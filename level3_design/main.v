==> flow/design.v <==
`timescale 1ns / 1ps
module d_ff(
    input d, clk,
    output reg q
    );
    initial q = 0;
    always @ (posedge clk)
        q <= d;
endmodule
`timescale 1ns / 1ps
module gray_bin_5bit_fsm(
    input clk, in,
    output reg out
    );
    parameter s0=0, s1=1, s2=2, s3=3, s4=4, s5=5, s6=6, s7=7, s8=8;
    reg [4:0] state;
    always @ (posedge clk) begin
        case(state)
            s0: state <= in ? s2 : s1;
            s1: state <= in ? s4 : s3;
            s2: state <= in ? s3 : s4;
            s3: state <= in ? s6 : s5;
            s4: state <= in ? s5 : s6;
            s5: state <= in ? s8 : s7; 
            s6: state <= in ? s7 : s8;
            s7: state <= s0;
            s8: state <= s0;
            default: state <= s0;
        endcase
        case(state)
            s0: out <= in ? 1 : 0;
            s1: out <= in ? 1 : 0;
            s2: out <= in ? 0 : 1;
            s3: out <= in ? 1 : 0;
            s4: out <= in ? 0 : 1;
            s5: out <= in ? 1 : 0;
            s6: out <= in ? 0 : 1;
            s7: out <= in ? 1 : 0;
            s8: out <= in ? 0 : 1;
            default: out <= 0;         
        endcase  
    end
endmodule
`timescale 1ns / 1ps
module main(
    input clk, shift,
    input [4:0] inp,
    output [4:0] out
    );
    wire [1:0] temp;
    piso_5bit piso1(inp, clk, shift, temp[0]);
    gray_bin_5bit_fsm fsm1(clk, temp[0], temp[1]);
    sipo_5bit sipo1(temp[1], clk, out); 
endmodule
`timescale 1ns / 1ps
module piso_5bit(
    input [4:0] in,
    input clk, shift,
    output reg out
    );
    wire q1,q2,q3,q4;
    wire w1,w2,w3,w4,w5,w6,w7,w8,w9,w10,w11,w12;
    d_ff R0(in[0],clk,q1);
    and a1(w1,shift,q1);
    and a2(w2,~shift,in[1]);
    or o1(w3,w1,w2);
    d_ff R1(w3,clk,q2);
    and a3(w4,shift,q2);
    and a4(w5,~shift,in[2]);
    or o2(w6,w4,w5);
    d_ff R2(w6,clk,q3);
    and a5(w7,shift,q3);
    and a6(w8,~shift,in[3]);
    or o3(w9,w7,w8);
    d_ff R3(w9,clk,q4);
    and a7(w10,shift,q4);
    and a8(w11,~shift,in[4]);
    or o4(w12,w10,w11);
    d_ff R4(w12,clk,out);
endmodule
`timescale 1ns / 1ps
module sipo_5bit(
    input in, clk,
    output reg [4:0] out
    );
    d_ff u1(in,clk,out[4]);
    d_ff u2(out[4],clk,out[3]);
    d_ff u3(out[3],clk,out[2]);
    d_ff u4(out[2],clk,out[1]);
    d_ff u5(out[1],clk,out[0]);
endmodule
# Reports on main

What the tools print for main, step after step.
Line numbers count from 1 in the design file above.
Library cell names are shortened.
The mark - stands for no value.

Top module: main
Clock input: clk
Library: sky130hd
Corner: tt_025C_1v80

# After elaboration

Source: Yosys, flattened and elaborated, memories not mapped. Widths are those after wreduce; folded enables and synchronous resets count as part of the registers. Registers that Yosys merges into a memory's read port (data or address) are not register bits. Print and check cells do not count.

Word width x clocked read ports: 0
Flip-flop bits (word level): 16
Input bits: 7
Bits in latches: 0
Memories kept: 0
Elaborated cells: 47
Bits in writable memories: 0
Output and inout bits: 5
Memory bits (read-only): 0

Order comparisons: 0
$add $sub $neg: 0
Bitwise gates (word level): 13
Multiplexer cells: 11
Eq/ne operators: 8
Reductions and logical operators: 3
Div/mod/pow operators: 0
Shift operators: 0
Multiply operators: 0

Operators by type and width:

| cell                                         | count |
| parallel mux 5 bit (select 7 bit)            | 1 |
| equality test 5 x 3 -> 1 bit with constant B | 4 |
| equality test 5 x 2 -> 1 bit with constant B | 2 |
| bitwise AND 1 bit                            | 8 |
| 2-to-1 mux 4 bit                             | 2 |
| 2-to-1 mux 3 bit                             | 2 |
| 2-to-1 mux 2 bit                             | 3 |
| equality test 5 x 1 -> 1 bit with constant B | 1 |
| equality test 5 x 4 -> 1 bit with constant B | 1 |
| logical NOT 5 bit                            | 1 |
| OR reduction 5 bit                           | 1 |
| bitwise OR 1 bit                             | 4 |
| OR reduction 4 bit                           | 1 |
| parallel mux 1 bit (select 2 bit)            | 1 |
| 2-to-1 mux 1 bit                             | 2 |
| inverter 1 bit                               | 1 |

# Longest topological paths

Depth = most cells in a row (Yosys ltp): at word level without a register or memory, in the mapped netlist without a sequential cell, where the memories' decode and read muxes count.

Word-level depth: 3
ABC_AREA: 1
Gate-level depth with buffers: 6
Mapped depth without buffers: 6

# Mapped cells and area

Yosys stat after the flow's synthesis: flattened, memories mapped to cells. It holds for the ABC_AREA given above (unset counts as 0); a run with the other value may have another netlist.
Totals and module areas in this step are rounded.

Cell types:

| cell type | count | total area (µm²) |
| dfxtp_1   | 15    | 300.288 |
| nand2_1   | 23    | 86.333 |
| buf_4     | 6     | 45.043 |
| mux2_2    | 4     | 45.043 |
| nand3_1   | 7     | 35.034 |
| nor2_2    | 3     | 18.768 |
| inv_1     | 3     | 11.261 |
| inv_2     | 3     | 11.261 |
| nor2_4    | 1     | 11.261 |
| a21oi_1   | 2     | 10.01 |
| and2_1    | 1     | 6.256 |
| nand2_2   | 1     | 6.256 |
| or2_0     | 1     | 6.256 |
| o21ai_1   | 1     | 5.005 |
| clkinv_1  | 1     | 3.754 |
| nor2_1    | 1     | 3.754 |

Cells in the netlist: 73
Mapped area: 606 µm²
Flip-flops: 15

# Path before layout

Path of least setup slack by OpenSTA after synthesis, without wires, with an ideal clock, recovery checks aside; 20% of the period is set as input and as output delay. Where synthesis merged equal registers, the netlist keeps one of their names.

Path kind: reg2reg
Start: register fsm1.state[2]
End: register fsm1.state[2]
Setup time: 0.062 ns
Buffers on the path: 0
Period: 1.45 ns
Slack: 0.594 ns
Path delay: 0.856 ns
Launch time at the first pin: 0.000 ns
Stages: 6
Data arrival time: 0.794 ns
Synthesis period reached: 0.856 ns

"path delay" is the arrival time less input delay plus setup time.
"stages": output pins that drive a net of the path, with the launching flip-flop's if there is one; two outputs of one cell count as two.
"synthesis period reached" = period - worst setup slack (recovery checks aside). The figure is calculated, with input and output delays left at 20% of the set period.
Between the ends stands the longest chain of elaborated cells between them, by number of cells; it is not shown to be the way that was timed. Of several equally long chains one is given.
A line is the first line of the expression or statement that the cell stems from. Yosys adds cells for indexed reads and writes and turns some case tables into memories.
A register here has more assigning lines than the two given.

Cells stage by stage: dfxtp_1 > inv_1 > nor2_2 > nand2_1 > and2_1 > nand3_1
Length of the longest elaborated chain: 2

Ends and longest elaborated chain, after synthesis:

| what                              | line | RTL |
| start, declared                   | 16   | `reg [4:0] state;` |
| start, assigned                   | 19   | `s0: state <= in ? s2 : s1;` |
| start, assigned                   | 20   | `s1: state <= in ? s4 : s3;` |
| equality test 5 x 3 -> 1 bit      | 18   | `case(state)` |
| parallel mux 5 bit (select 7 bit) | 18   |  |
| end, assigned                     | 19   |  |
| end, assigned                     | 20   |  |
| end, declared                     | 16   |  |

# Worst path after layout

Path of least setup slack in the final report of stored run 1 (OpenROAD, finished layout, wires in). Where an end is a register, its clock arrival counts in the times.

Path kind: reg2out
Start: register sipo1.u2.q
End: output out[3]
Data arrival time: 0.81 ns
Launch time at the first pin: 0.28 ns
Period: 1.12 ns
Output delay: 0.22 ns
Buffers on the path: 1
Slack: 0.08 ns
Stages: 2

Cells stage by stage: dfxtp_2 > clkdlybuf4s15_2
Length of the longest elaborated chain: 0

Ends and longest elaborated chain, post-layout:

| what            | line | RTL |
| start, declared | 4    | `output reg q` |
| start, assigned | 8    | `q <= d;` |
| end, declared   | 48   | `output [4:0] out` |

==> runs of main <==
Measured data: module main, platform sky130hd, 2 stored runs of the flow under differing settings, order arbitrary. Input and output delays are each 20% of the period that was set; the output load is 0.01 pF.
"achieved period" means the clock period less the worst setup slack. The figure is calculated, with input and output delays left at 20% of the set period.
By "critical setup path time" is meant the share of the clock period that the worst setup path is allowed (20% is reserved at inputs, 20% at outputs), minus its slack. Clock arrival times at its registers enter into it.
"total design power" rests on the timing tool's default activity at the inputs, not on a simulated workload.
Values from the reports are rounded here.
Among the settings, -- means not set for that run.

| item                                  | stored run 1 | stored run 2 |
| period_ns                             | 1.12         | 0.567        |
| CORE_UTILIZATION                      | 18           | 27           |
| SETUP_SLACK_MARGIN                    | 0.07         | 0.01         |
| PLACE_DENSITY_LB_ADDON                | 0.1          | 0.0          |
| CORE_ASPECT_RATIO                     | 1.06         | --           |
| CORE_MARGIN                           | 2            | 7            |
| TNS_END_PERCENT                       | 25           | --           |
| ABC_AREA                              | 1            | 0            |
| GPL_ROUTABILITY_DRIVEN                | 0            | 0            |
| MAX_ROUTING_LAYER                     | met4         | --           |
| CAP_MARGIN                            | 20           | 0            |
| SLEW_MARGIN                           | 20           | 20           |
| CELL_PAD_IN_SITES_GLOBAL_PLACEMENT    | --           | 1            |
| CELL_PAD_IN_SITES_DETAIL_PLACEMENT    | --           | 2            |
| CTS_CLUSTER_DIAMETER                  | --           | 329          |
| utilization after routing             | 0.24         | 0.385        |
| post-synthesis cell area (µm²)        | 606          | 544          |
| critical setup path time (ns)         | 0.81         | 1.00         |
| class of the worst setup path         | reg2out      | reg2reg      |
| achieved period (ns)                  | 1.037        | 1.003        |
| post-route worst hold slack (ns)      | 0.333        | 0.286        |
| total design power (mW)               | 1.65         | 4.11         |
| worst setup slack after layout (ns)   | 0.083        | -0.436       |
| die footprint (µm²)                   | 3,840        | 3,470        |
| standard-cell area after layout (µm²) | 762          | 739          |
